==> flow/design.v <==
`timescale 1ns / 1ps
module disp_sseg_mux(
 input wire clk,
 input wire [6:0] in0, in1, in2, in3,
 output wire [3:0] an,
 output wire [6:0] sseg
    );
 logic [1:0] led;
 sseg_refresh_counter refcount_unit (.clk(clk), .LED_activating_counter(led));
 assign an = (led == 2'b00) ? 4'd1 :
             (led == 2'b01) ? 4'd2 :
             (led == 2'b10) ? 4'd4 : 4'd8;
 assign sseg = (led == 2'b00) ? in0 :
               (led == 2'b01) ? in1 :
               (led == 2'b10) ? in2 : in3;
endmodule
`timescale 1ns / 1ps
module sseg_refresh_counter(
 input wire clk,  
 output wire [1:0] LED_activating_counter  
    );
logic [19:0] refresh_counter = '0;
always_ff @(posedge clk) begin
 refresh_counter <= refresh_counter + 1'b1;
end
assign LED_activating_counter = refresh_counter[19:18];
endmodule
# --- Tool chain data of disp_sseg_mux ---
# Tool output for the design above, in the order of the flow.
# Line numbers count from 1 in the design file above.
# Operators carry their Yosys type and port widths (W data, S select, Z words).
# Cell names lack the library's common part.
design:
  top_module: "disp_sseg_mux"
  clk_port: "clk"
  lib: "sky130hd"
  lib_corner: "tt_025C_1v80"

# --- Word level ---
# Source: Yosys, flattened and elaborated, memories not mapped. Widths are those after wreduce; folded enables and synchronous resets count as part of the registers. Registers that Yosys merges into a memory's read port (data or address) are not register bits. Print and check cells do not count. Equal cells are merged and count once.
classes:
  equal: 2
  muxes: 6
  n_addsub: 1
  n_reduce_logical: 1
ops:
  columns: ["cell", "n"]
  rows:
  - ["$mux W7", 3]
  - ["$add A20 B1 Y20 const B", 1]
  - ["$mux W4", 3]
  - ["$eq A2 B1 Y1 const B", 1]
  - ["$eq A2 B2 Y1 const B", 1]
  - ["$logic_not A2 Y1", 1]
bits:
  wordCells: 11
  reg_bits: 20
  in_bits: 29
  output_inout_bits: 11

# --- Logic depth ---
# Yosys ltp: most cells in a row. Word level: on the elaborated netlist, between registers, memories and ports. Mapped: between sequential cells and ports; inverters and the memories' decode and read muxes count.
depth:
  depth_word: 4
  ABC_AREA: 0
  ltp_mapped: 5
  depth_no_buf: 5

# --- Netlist ---
# Yosys stat after the flow's synthesis: flattened, memories mapped to cells. It holds for the ABC_AREA given above (unset counts as 0); a run with the other value may have another netlist.
# Totals and module areas in this step are rounded.
mapped:
  synth_area_um2: 955.9
  flip_flops: 20
  cell_count: 88
  sequential_area_um2: 400.4
  buffers: 2
by_type:
  columns: ["cell_type", "n", "area_total_um2"]
  rows:
  - ["dfxtp_1", 20, 400.384]
  - ["mux4_2", 7, 157.651]
  - ["xnor2_1", 10, 87.584]
  - ["xor2_1", 8, 70.067]
  - ["nand3_1", 8, 40.038]
  - ["inv_1", 6, 22.522]
  - ["and3_1", 3, 18.768]
  - ["nor2_2", 3, 18.768]
  - ["nand2_1", 4, 15.014]
  - ["nor2_1", 4, 15.014]
  - ["nor3_1", 3, 15.014]
  - ["ha_1", 1, 12.512]
  - ["nand4_1", 2, 12.512]
  - ["nand4_2", 1, 12.512]
  - ["nor2b_1", 2, 12.512]
  - ["nor4_2", 1, 12.512]
  - ["or4_4", 1, 11.261]
  - ["and2_1", 1, 6.256]
# Not listed: further types 3, cells in them 3.
# The figures by module come from a second, unflattened synthesis with its own total; it is not the netlist above.
hier_totals:
  cells_unflattened: 85
  area_unflattened_um2: 977.2
# Each row is one instance without its submodules.
by_module:
  columns: ["module", "mod_area_um2", "cells", "instances", "mod_seq_area_um2"]
  rows:
  - ["sseg_refresh_counter", 772.0, 72, 1, 400.4]
  - ["disp_sseg_mux", 205.2, 13, 1, 0.0]

# --- Path before layout ---
# Source: OpenSTA report_checks on the synthesized netlist (no wires, ideal clock, input and output delay 20% of the period each), path of least setup slack; recovery checks are left aside. Register names are those of the netlist, which keeps one name where synthesis merged equal registers.
synth_path:
  path_kind: "flip-flop to output port"
  startpoint: "register refcount_unit.refresh_counter[18]"
  endpoint: "output port sseg[2]"
  setup_slack_ns: 0.353
  arrival_ns: 1.207
  path_buffers: 1
  t_first_pin_ns: 0.000
  output_delay_ns: 0.390
  stages: 3
  path_delay_ns: 1.207
  clock_period_ns: 1.95
  required_time_ns: 1.560
  synth_period_reached_ns: 1.597
# "path_delay_ns" = arrival - input delay + setup time.
# At an output port there is no setup time.
# "stages" counts driving pins, that of a launching flip-flop among them; a cell with two outputs on the path counts twice.
# "synth_period_reached_ns" = period - worst setup slack (recovery checks aside). The figure is calculated, with input and output delays left at 20% of the set period.
# Between the ends stands the longest chain of elaborated cells between them, by number of cells; it is not shown to be the way that was timed. Of several equally long chains one is given.
# Each line given opens the expression or statement behind the cell; cells for indexed reads and writes are added by Yosys, which also makes memories of some case tables.
synth_between:
  cell_sequence: "dfxtp_1 buf_2 mux4_2"
  elab_chain_cells: 4
  cells_between: 6
  cone_classes: "2 x eq/ne; 3 x mux; 1 x reduce/logical"
synth_rtl:
  columns: ["item", "line_no", "source"]
  rows:
  - ["start: declaration", 22, "logic [19:0] refresh_counter = '0;"]
  - ["start: assignment", 24, "refresh_counter <= refresh_counter + 1'b1;"]
  - ["$eq A2 B2 Y1", 15, "(led == 2'b10) ? in2 : in3;"]
  - ["$mux W7", 15, null]
  - ["$mux W7", 14, "(led == 2'b01) ? in1 :"]
  - ["$mux W7", 13, "assign sseg = (led == 2'b00) ? in0 :"]
  - ["end: declaration", 6, "output wire [6:0] sseg"]

# --- Path in the finished layout ---
# From the final timing report of flow run 2: the path of least setup slack in the routed layout; clock arrival at registers is part of the times.
layout_path:
  path_kind: "flip-flop to output port"
  startpoint: "register refcount_unit.refresh_counter[18]"
  endpoint: "output port sseg[3]"
  output_delay_ns: 0.31
  path_buffers: 2
  arrival_ns: 1.45
  stages: 4
  setup_slack_ns: -0.21
  clock_period_ns: 1.56
  t_first_pin_ns: 0.30
  required_time_ns: 1.25
# Between the ends stands the longest chain of elaborated cells between them, by number of cells; it is not shown to be the way that was timed. Of several equally long chains one is given.
layout_between:
  cell_sequence: "dfxtp_2 buf_6 mux4_2 buf_6"
  elab_chain_cells: 4
  cells_between: 6
  cone_classes: "2 x eq/ne; 3 x mux; 1 x reduce/logical"
layout_rtl:
  columns: ["item", "line_no", "source"]
  rows:
  - ["start: declaration", 22, "logic [19:0] refresh_counter = '0;"]
  - ["start: assignment", 24, "refresh_counter <= refresh_counter + 1'b1;"]
  - ["$eq A2 B2 Y1", 15, "(led == 2'b10) ? in2 : in3;"]
  - ["$mux W7", 15, null]
  - ["$mux W7", 14, "(led == 2'b01) ? in1 :"]
  - ["$mux W7", 13, "assign sseg = (led == 2'b00) ? in0 :"]
  - ["end: declaration", 6, "output wire [6:0] sseg"]

Ticket comment

Settings and measured results of 2 stored flow runs for module disp_sseg_mux (sky130hd), not sorted in any way. The constraints put input and output delay at 20% of the set period each and load the outputs with 0.01 pF.
"period_less_ws_ns" = clock period - worst setup slack. The figure is calculated, with input and output delays left at 20% of the set period.
"worstPathTime_ns" is the time allowed to the run's worst setup path (the clock period less input and output delay, where it has them) less its slack. Clock arrival times count: a late capture clock shortens it, a late launch clock lengthens it.
"totalPower_uw": no workload was simulated; the value follows from the tool's default switching activity.
The measured numbers are rounded.

--- flow run 1 ---
==> flow/run.sh <==
#!/bin/bash
# the make line also repeats the synthesis and layout settings of config.mk as NAME=value (left out here)
make -C /OpenROAD-flow-scripts/flow DESIGN_CONFIG=/design/flow/config.mk WORK_HOME=/design/flow/orfs CLKGATE_MAP_FILE= finish
==> flow/config.mk <==
export PLATFORM = sky130hd
export DESIGN_NAME = disp_sseg_mux
export DESIGN_NICKNAME = disp_sseg_mux
export VERILOG_FILES = /design/flow/design.v
export SDC_FILE = /design/flow/constraint.sdc
export NUM_CORES = 4
export LEC_CHECK = 0
export CAP_MARGIN = 20
export CELL_PAD_IN_SITES_DETAIL_PLACEMENT = 2
export CORE_ASPECT_RATIO = 1.68
export CORE_MARGIN = 2
export CORE_UTILIZATION = 64
export GPL_ROUTABILITY_DRIVEN = 1
export GPL_TIMING_DRIVEN = 1
export PLACE_DENSITY_LB_ADDON = 0.11
export SETUP_SLACK_MARGIN = 0.43
export SLEW_MARGIN = 20
==> flow/constraint.sdc <==
create_clock -name core_clock -period 2.77 [get_ports {clk}]
set_input_delay 0.5540 -clock core_clock [delete_from_list [all_inputs] [get_ports {clk}]]
set_output_delay 0.5540 -clock core_clock [all_outputs]
set_load 0.01 [all_outputs]

==> results, as YAML <==
outcome: "no results, placement failed with FLW-0024"

--- flow run 2 ---
==> flow/run.sh <==
#!/bin/bash
# the make line also repeats the synthesis and layout settings of config.mk as NAME=value (left out here)
make -C /OpenROAD-flow-scripts/flow DESIGN_CONFIG=/design/flow/config.mk WORK_HOME=/design/flow/orfs CLKGATE_MAP_FILE= finish
==> flow/config.mk <==
export PLATFORM = sky130hd
export DESIGN_NAME = disp_sseg_mux
export DESIGN_NICKNAME = disp_sseg_mux
export VERILOG_FILES = /design/flow/design.v
export SDC_FILE = /design/flow/constraint.sdc
export NUM_CORES = 4
export LEC_CHECK = 0
export CAP_MARGIN = 20
export CORE_MARGIN = 2
export CORE_UTILIZATION = 41
export SLEW_MARGIN = 20
==> flow/constraint.sdc <==
create_clock -name core_clock -period 1.56 [get_ports {clk}]
set_input_delay 0.3120 -clock core_clock [delete_from_list [all_inputs] [get_ports {clk}]]
set_output_delay 0.3120 -clock core_clock [all_outputs]
set_load 0.01 [all_outputs]

==> results, as YAML <==
results:
  fin_hold_ws_ns: 0.406
  totalPower_uw: 1036
  setup_tns_ns: -1.343
  design.die.area_um2: 2734
  worstSetupSlack_ns: -0.205
  stdcell_area_um2: 1530
  synthesis_area_um2: 955.9
  finalUtil_frac: 0.692
  worstPathTime_ns: 1.45
  critical_path_kind: "flip-flop to output port"
  period_less_ws_ns: 1.765
